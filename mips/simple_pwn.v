==> flow/design.v <==
module simple_pwm (i_clk, i_en, i_dc, i_ovf, o_pwm);
parameter DATA_WIDTH=32;
input           i_clk;
input           i_en;
input   [DATA_WIDTH-1:0]  i_dc;
input   [DATA_WIDTH-1:0]  i_ovf;
output          o_pwm;
reg     [DATA_WIDTH-1:0]  cnt_ff  = 0;
reg     [DATA_WIDTH-1:0]  dc_ff   = 0;
reg     [DATA_WIDTH-1:0]  ovf_ff  = 0;
reg             out_ff  = 1'b1;
reg             en_ff   = 1'b1;
always @(posedge i_clk) begin
    en_ff <= i_en;
    dc_ff <= i_dc;
	 ovf_ff <= i_ovf;
end
always @(posedge i_clk)
    if(en_ff) begin
        cnt_ff <= cnt_ff + 1'b1;
		  if(cnt_ff >= ovf_ff)
		      cnt_ff <= 32'd0;
	 end
always @(posedge i_clk)
    out_ff <= (cnt_ff < dc_ff);
assign o_pwm = out_ff;
endmodule
==> Step by step through the tools: simple_pwm <==
Tool output for the design above, in the order of the flow.
Line numbers count from 1 in the design file above.
Operators carry their Yosys type and port widths (W data, S select, Z words).
Cell names lack the library's common part.
{ "setup": {"design": "simple_pwm", "clock_port": "i_clk", "library": "sky130hd", "lib_corner": "tt_025C_1v80"} }

==> Elaborated design <==
Source: Yosys, flattened and elaborated, memories not mapped. Widths are those after wreduce; folded enables and synchronous resets count as part of the registers. Registers that Yosys merges into a memory's read port (data or address) are not register bits. Print and check cells do not count. Equal cells are merged and count once.
{ "word_totals": {"ff_bits": 98, "inputBits": 66, "out_inout_bits": 1, "elab_cells": 8} }
{ "op_classes": {"add_sub_neg": 1, "compare": 2} }
{ "ops": {"columns": ["operator", "count"], "rows": [
  ["$add A32 B1 Y32 const B", 1],
  ["$ge A32 B32 Y1", 1],
  ["$lt A32 B32 Y1", 1]
]} }

==> Depth <==
Yosys ltp: most cells in a row. Word level: on the elaborated netlist, between registers, memories and ports. Mapped: between sequential cells and ports; inverters and the memories' decode and read muxes count.
{ "logic_depth": {"depth_word": 1, "ABC_AREA": 0, "mapped_depth": 9, "ltp_nobuf": 8} }

==> Mapped cells and area <==
The flow's flattened synthesis, as Yosys stat reports it; memories are mapped. The netlist is that of the ABC_AREA named above (0 if unset); the other value can give another one.
{ "types": {"columns": ["cell_type", "count", "type_area_um2"], "rows": [
  ["dfxtp_1", 66, 1.32E+03],
  ["edfxtp_1", 32, 960.922],
  ["ha_1", 64, 800.768],
  ["inv_1", 65, 243.984],
  ["xor2_1", 26, 227.718],
  ["nor2_1", 40, 150.144],
  ["a21o_1", 13, 97.594],
  ["a21oi_1", 18, 90.086],
  ["nand2_1", 23, 86.333],
  ["nand4_1", 12, 75.072],
  ["nand3_1", 14, 70.067],
  ["and4_1", 7, 61.309],
  ["o21ai_0", 12, 60.058],
  ["and3_1", 7, 43.792],
  ["a211oi_1", 5, 37.536],
  ["xnor2_1", 4, 35.034],
  ["nor3_4", 1, 16.266],
  ["a2111oi_2", 1, 15.014]
]} }
Not listed: further types 17, cells in them 24.
{ "mapped": {"stdcells": 434, "mapped_area_mm2": 0.0045569, "seq_area_mm2": 0.0022822, "flip_flops": 98, "n_buf": 6} }

==> Timing after synthesis <==
OpenSTA on the mapped netlist: ideal clock, no wires. The path of least setup slack (recovery checks aside). Input and output delay are each 20% of the period. Register names are those of the netlist, which keeps one name where synthesis merged equal registers.
{ "synth_path": {"path_kind": "reg2reg", "from": "register cnt_ff[23]", "to": "register cnt_ff[23]", "period_ns": 2.25, "setup_time_ns": 0.138, "launch_ns": 0.000, "arrival_ns": 1.862, "required_ns": 2.112, "setup_slack_ns": 0.250, "delay_ns": 2.000, "stages": 9, "n_path_buf": 1, "synth_period_reached_ns": 2.0} }
"delay_ns" = arrival - input delay + setup time.
"stages" counts driving pins, that of a launching flip-flop among them; a cell with two outputs on the path counts twice.
"synth_period_reached_ns" is the clock period less the worst setup slack; recovery checks do not enter. This is arithmetic on one report: input and output delays are still those of the set period (20% each).
Between the ends stands the longest chain of elaborated cells between them, by number of cells; it is not shown to be the way that was timed. Of several equally long chains one is given.
A line is the first line of the expression or statement that the cell stems from. Yosys adds cells for indexed reads and writes and turns some case tables into memories.
{ "synth_between": {"path_cell_list": "edfxtp_1 > ha_1 > a21oi_1 > o21ai_0 > a221oi_1 > o211ai_1 > a41o_1 > buf_2 > nor2_1", "elab_chain_len": 1, "cells_between": 2, "lines_between": 2, "classes_between": "add/sub: 1; compare: 1"} }
{ "synth_rtl": {"columns": ["item", "line", "rtl"], "rows": [
  ["from (decl)", 8, "reg     [DATA_WIDTH-1:0]  cnt_ff  = 0;"],
  ["from (assign)", 20, "cnt_ff <= cnt_ff + 1'b1;"],
  ["from (assign)", 22, "cnt_ff <= 32'd0;"],
  ["$add A32 B1 Y32", 20, null],
  ["to (assign)", 20, null],
  ["to (assign)", 22, null],
  ["to (decl)", 8, null]
]} }

==> Timing after layout <==
From the final timing report of record 1: the path of least setup slack in the routed layout; clock arrival at registers is part of the times.
{ "layout_path": {"path_kind": "reg2reg", "from": "register cnt_ff[2]", "to": "register cnt_ff[18]", "period_ns": 2.2, "setup_time_ns": 0.14, "launch_ns": 0.34, "arrival_ns": 2.40, "required_ns": 2.40, "setup_slack_ns": 0.00, "stages": 9, "n_path_buf": 1} }
Between the ends stands the longest chain of elaborated cells between them, by number of cells; it is not shown to be the way that was timed. Of several equally long chains one is given.
{ "layout_between": {"path_cell_list": "edfxtp_1 > ha_1 > a211oi_1 > o21ai_0 > a21oi_1 > o21ai_0 > a41o_2 > buf_12 > nor2_1", "elab_chain_len": 1, "cells_between": 2, "lines_between": 2, "classes_between": "add/sub: 1; compare: 1"} }
{ "layout_rtl": {"columns": ["item", "line", "rtl"], "rows": [
  ["from (decl)", 8, "reg     [DATA_WIDTH-1:0]  cnt_ff  = 0;"],
  ["from (assign)", 20, "cnt_ff <= cnt_ff + 1'b1;"],
  ["from (assign)", 22, "cnt_ff <= 32'd0;"],
  ["$add A32 B1 Y32", 20, null],
  ["to (assign)", 20, null],
  ["to (assign)", 22, null],
  ["to (decl)", 8, null]
]} }

Hand-over note for simple_pwm

Settings and measured results of 2 stored flow runs for module simple_pwm (sky130hd), not sorted in any way. The constraints put input and output delay at 20% of the set period each and load the outputs with 0.01 pF.
"achieved period" = clock period - worst setup slack. The figure is calculated, with input and output delays left at 20% of the set period.
"worst setup path time": the worst setup path's part of the clock period (all of it between registers, 20% less for each end at a port) less its slack. A launch clock that arrives late makes it longer, a capture clock that arrives late makes it shorter.
"total power of the final layout": no workload was simulated; the value follows from the tool's default switching activity.

==> record 1: settings <==
{ "period_ns": 2.2, "CAP_MARGIN": 20, "CORE_MARGIN": 2, "CORE_UTILIZATION": 40, "SLEW_MARGIN": 20 }
==> record 1: results <==
utilization: 56.2 %
total power of the final layout: 0.004542 W
setup total negative slack: -0.004 ns
setup slack of the critical path: -0.002 ns
worst hold slack: 0.529 ns
standard-cell area of the final layout: 0.0061772 sq mm
worst setup path time: 2.20 ns
class of the worst setup path: reg2reg
chip area after synthesis (Yosys): 0.0045569 sq mm
achieved period: 2.202 ns
full die area: 0.0122622 sq mm

==> record 2: settings <==
{ "period_ns": 1.62, "CORE_UTILIZATION": 16, "PLACE_DENSITY_LB_ADDON": 0.23, "CORE_ASPECT_RATIO": 0.53, "CORE_MARGIN": 9, "CELL_PAD_IN_SITES_GLOBAL_PLACEMENT": 1, "ABC_AREA": 0, "CTS_CLUSTER_DIAMETER": 184, "SLEW_MARGIN": 20, "MAX_ROUTING_LAYER": "met5", "CAP_MARGIN": 20 }
==> record 2: results <==
utilization: 24.5 %
total power of the final layout: 0.00668 W
setup total negative slack: -15.244 ns
setup slack of the critical path: -0.484 ns
worst hold slack: 0.389 ns
standard-cell area of the final layout: 0.0067965 sq mm
worst setup path time: 2.10 ns
class of the worst setup path: reg2reg
chip area after synthesis (Yosys): 0.0045569 sq mm
achieved period: 2.104 ns
full die area: 0.0351882 sq mm

End of note.
